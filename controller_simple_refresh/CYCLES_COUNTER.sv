==> flow/design.v <==
module CYCLES_COUNTER #(
    parameter CYCLES = 5000
) (
    input wire clk,
    input wire busy,  
    input wire rst,
    input wire disable_ref,
    output logic out
);
    parameter bits = $clog2(CYCLES);
    reg [bits-1:0] counter;
    wire [bits-1:0] next_count;
    always_ff @(posedge clk or posedge rst) begin 
        if (rst) begin
            out <= 0;
            counter <= 0;
        end
        else if (disable_ref) begin
            counter <= counter;
            out <= 0;
        end
        else if(!busy) begin
            if (counter == CYCLES - 1) begin
                out <= 1'b1;
                counter <= 0;
            end
            else begin
                out <= 1'b0;
                counter <= next_count;
            end
        end
    end
    assign next_count = counter + 1;
endmodule
# Step by step through the tools: CYCLES_COUNTER
# The steps from the RTL of CYCLES_COUNTER to its reports follow in flow order.
# Lines are those of the file above, counted from 1.
# Operators carry their Yosys type and port widths (W data, S select, Z words).
# Library cell names are shortened.
# The mark n/a stands for no value.
[inputs]
top = "CYCLES_COUNTER"
clock_port = "clk"
cell_library = "sky130hd"
pvt_corner = "tt_025C_1v80"

# Word level
# Counts by Yosys on the flattened word-level netlist (proc, flatten, opt, wreduce; memories kept). Register bits leave out memories and registers merged into their read ports (data or address). Print and check cells are left out. Cells with the same type and inputs are merged into one.
[bits]
register_bits = 14
out_inout_bits = 1
elab_cells = 12
[op_classes]
add_sub_neg = 1
n_eq = 2
n_mux = 4
n_logic = 2
n_reduce_logical = 1
[ops]
columns = ["operator", "n"]
rows = [
  ["$add A13 B1 Y13 const B", 1],
  ["$eq A13 B13 Y1 const B", 1],
  ["$mux W13", 1],
  ["$mux W1", 3],
  ["$not A1 Y1", 2],
  ["$ne A2 B1 Y1 const B", 1],
  ["$reduce_and A2 Y1", 1],
]

# Depth
# Longest topological path by Yosys (ltp), each cell counted once; first at word level (registers and memories cut), then after technology mapping (sequential cells cut; the memories' decode and read muxes count).
[depth]
ltp_word = 4
abc_area = 1
depth_mapped = 8
mapped_depth_nobuf = 8

# Mapped cells and area
# Source: synth_stat.txt of the flow (Yosys; design flattened, memories mapped). It holds for the ABC_AREA given above (unset counts as 0); a run with the other value may have another netlist.
[synth_totals]
cell_count = 109
synth_area_um2 = 817.0
flip_flops = 14
[types]
columns = ["cell", "n"]
rows = [
  ["dfrtp_1", 14],
  ["nand2_1", 25],
  ["inv_1", 18],
  ["nor2_1", 15],
  ["nand3_1", 7],
  ["nor2_4", 3],
  ["xor2_1", 3],
  ["nand4_1", 4],
  ["nor2_2", 4],
  ["inv_2", 4],
  ["ha_1", 1],
  ["nand2_4", 1],
  ["o21bai_2", 1],
  ["a21oi_1", 2],
  ["mux2i_1", 1],
  ["nor3_1", 2],
  ["o21ai_1", 2],
  ["o21bai_1", 1],
  ["nand2_2", 1],
]

# Path before layout
# Source: OpenSTA report_checks on the synthesized netlist (no wires, ideal clock, input and output delay 20% of the period each), path of least setup slack; recovery checks are left aside. Register names are those of the netlist, which keeps one name where synthesis merged equal registers.
[synth_timing]
kind = "register to register"
start = "reg counter[1]"
end = "reg counter[8]"
tclk_ps = 1500
setup_ps = 115
launch_ps = 0
t_arrival_ps = 1065
required_time_ps = 1385
path_slack_ps = 320
delay_ps = 1180
driving_pins = 7
path_buffers = 0
period_less_setup_slack_ps = 1180
# "delay_ps" is the arrival time less input delay plus setup time.
# "driving_pins" counts driving pins, that of a launching flip-flop among them; a cell with two outputs on the path counts twice.
# "period_less_setup_slack_ps" = period - worst setup slack (recovery checks aside). The figure is calculated, with input and output delays left at 20% of the set period.
# Between the ends stands the longest chain of elaborated cells between them, by number of cells; it is not shown to be the way that was timed. Of several equally long chains one is given.
# Each line given opens the expression or statement behind the cell; cells for indexed reads and writes are added by Yosys, which also makes memories of some case tables.
# A register here has more assigning lines than the two given.
[synth_between]
cell_sequence = "dfrtp_1 -> ha_1 -> nand2_1 -> nor3_1 -> nand2_1 -> nand2_1 -> nor2_2"
elab_chain_cells = 2
cone_cells = 3
cone_lines = 2
[synth_rtl]
columns = ["item", "line_no", "rtl"]
rows = [
  ["start, declared", 11, "reg [bits-1:0] counter;"],
  ["start, assigned", 19, "counter <= counter;"],
  ["start, assigned", 29, "counter <= next_count;"],
  ["$add A13 B1 Y13", 33, "assign next_count = counter + 1;"],
  ["$mux W13", 23, "if (counter == CYCLES - 1) begin"],
  ["end, assigned", 19, ""],
  ["end, assigned", 29, ""],
  ["end, declared", 11, ""],
]

# Worst path after layout
# From the final timing report of stored run 2: the path of least setup slack in the routed layout; clock arrival at registers is part of the times.
# The report prints the path's times to 10 ps; the period is as set.
[layout_timing]
kind = "register to output"
start = "reg out"
end = "out out"
tclk_ps = 2300
output_delay_ps = 460
launch_ps = 250
t_arrival_ps = 1140
required_time_ps = 1840
path_slack_ps = 700
driving_pins = 2
path_buffers = 1
# A register here has more assigning lines than the two given.
[layout_between]
cell_sequence = "dfrtp_1 -> clkdlybuf4s50_1"
elab_chain_cells = 0
cone_cells = 0
cone_lines = 0
[layout_rtl]
columns = ["item", "line_no", "rtl"]
rows = [
  ["start, declared", 8, "output logic out"],
  ["start, assigned", 15, "out <= 0;"],
  ["start, assigned", 20, "out <= 0;"],
  ["end, declared", 8, ""],
]

# Settings and measured results of 2 stored flow runs for module CYCLES_COUNTER (sky130hd), not sorted in any way. The constraints put input and output delay at 20% of the set period each and load the outputs with 0.01 pF.
# "achievedPeriod_ps" = clock period - worst setup slack. The figure is calculated, with input and output delays left at 20% of the set period.
# "worst_path_allowed_less_slack_ps" means the part of the period allowed to the worst setup path (the constraints hold back 20% at inputs and 20% at outputs) less its slack; where the path has registers, the arrival times of their clocks count too.
# By "design_power_w" is meant OpenSTA's value without simulated activity: inputs other than the clock are taken to toggle once in ten clock periods, and the tool carries that through the logic.
# "worst_path_allowed_less_slack_ps" is known to 10 ps.

[[run]]
name = "stored run 1"
[run.settings]
period_ns = 1.44
CORE_UTILIZATION = 52
SETUP_SLACK_MARGIN = 0.13
PLACE_DENSITY_LB_ADDON = 0.22
CORE_ASPECT_RATIO = 1.88
CORE_MARGIN = 5
CELL_PAD_IN_SITES_DETAIL_PLACEMENT = 1
ABC_AREA = 1
GPL_ROUTABILITY_DRIVEN = 1
MAX_ROUTING_LAYER = "met4"
CAP_MARGIN = 20
SLEW_MARGIN = 20
[run.results]
outcome = "no final report: floorplanning broke off with PDN-0185"

[[run]]
name = "stored run 2"
[run.settings]
period_ns = 2.3
CORE_UTILIZATION = 22
SETUP_SLACK_MARGIN = 0.55
CELL_PAD_IN_SITES_GLOBAL_PLACEMENT = 2
CELL_PAD_IN_SITES_DETAIL_PLACEMENT = 0
TNS_END_PERCENT = 100
ABC_AREA = 1
CTS_CLUSTER_SIZE = 60
CAP_MARGIN = 20
MAX_ROUTING_LAYER = "met4"
CORE_MARGIN = 2
SLEW_MARGIN = 20
[run.results]
total_die_area_um2 = 4217.2
achievedPeriod_ps = 1602
final_stdcell_area_um2 = 972.2
timing.setup.ws_ps = 698
ws_hold_ps = 525
layout_utilization_pct = 27.0
worst_path_allowed_less_slack_ps = 1140
critical_path_type = "register to output"
design_power_w = 0.0008872
synth_area_um2 = 817.0
total_negative_slack_ps = 0
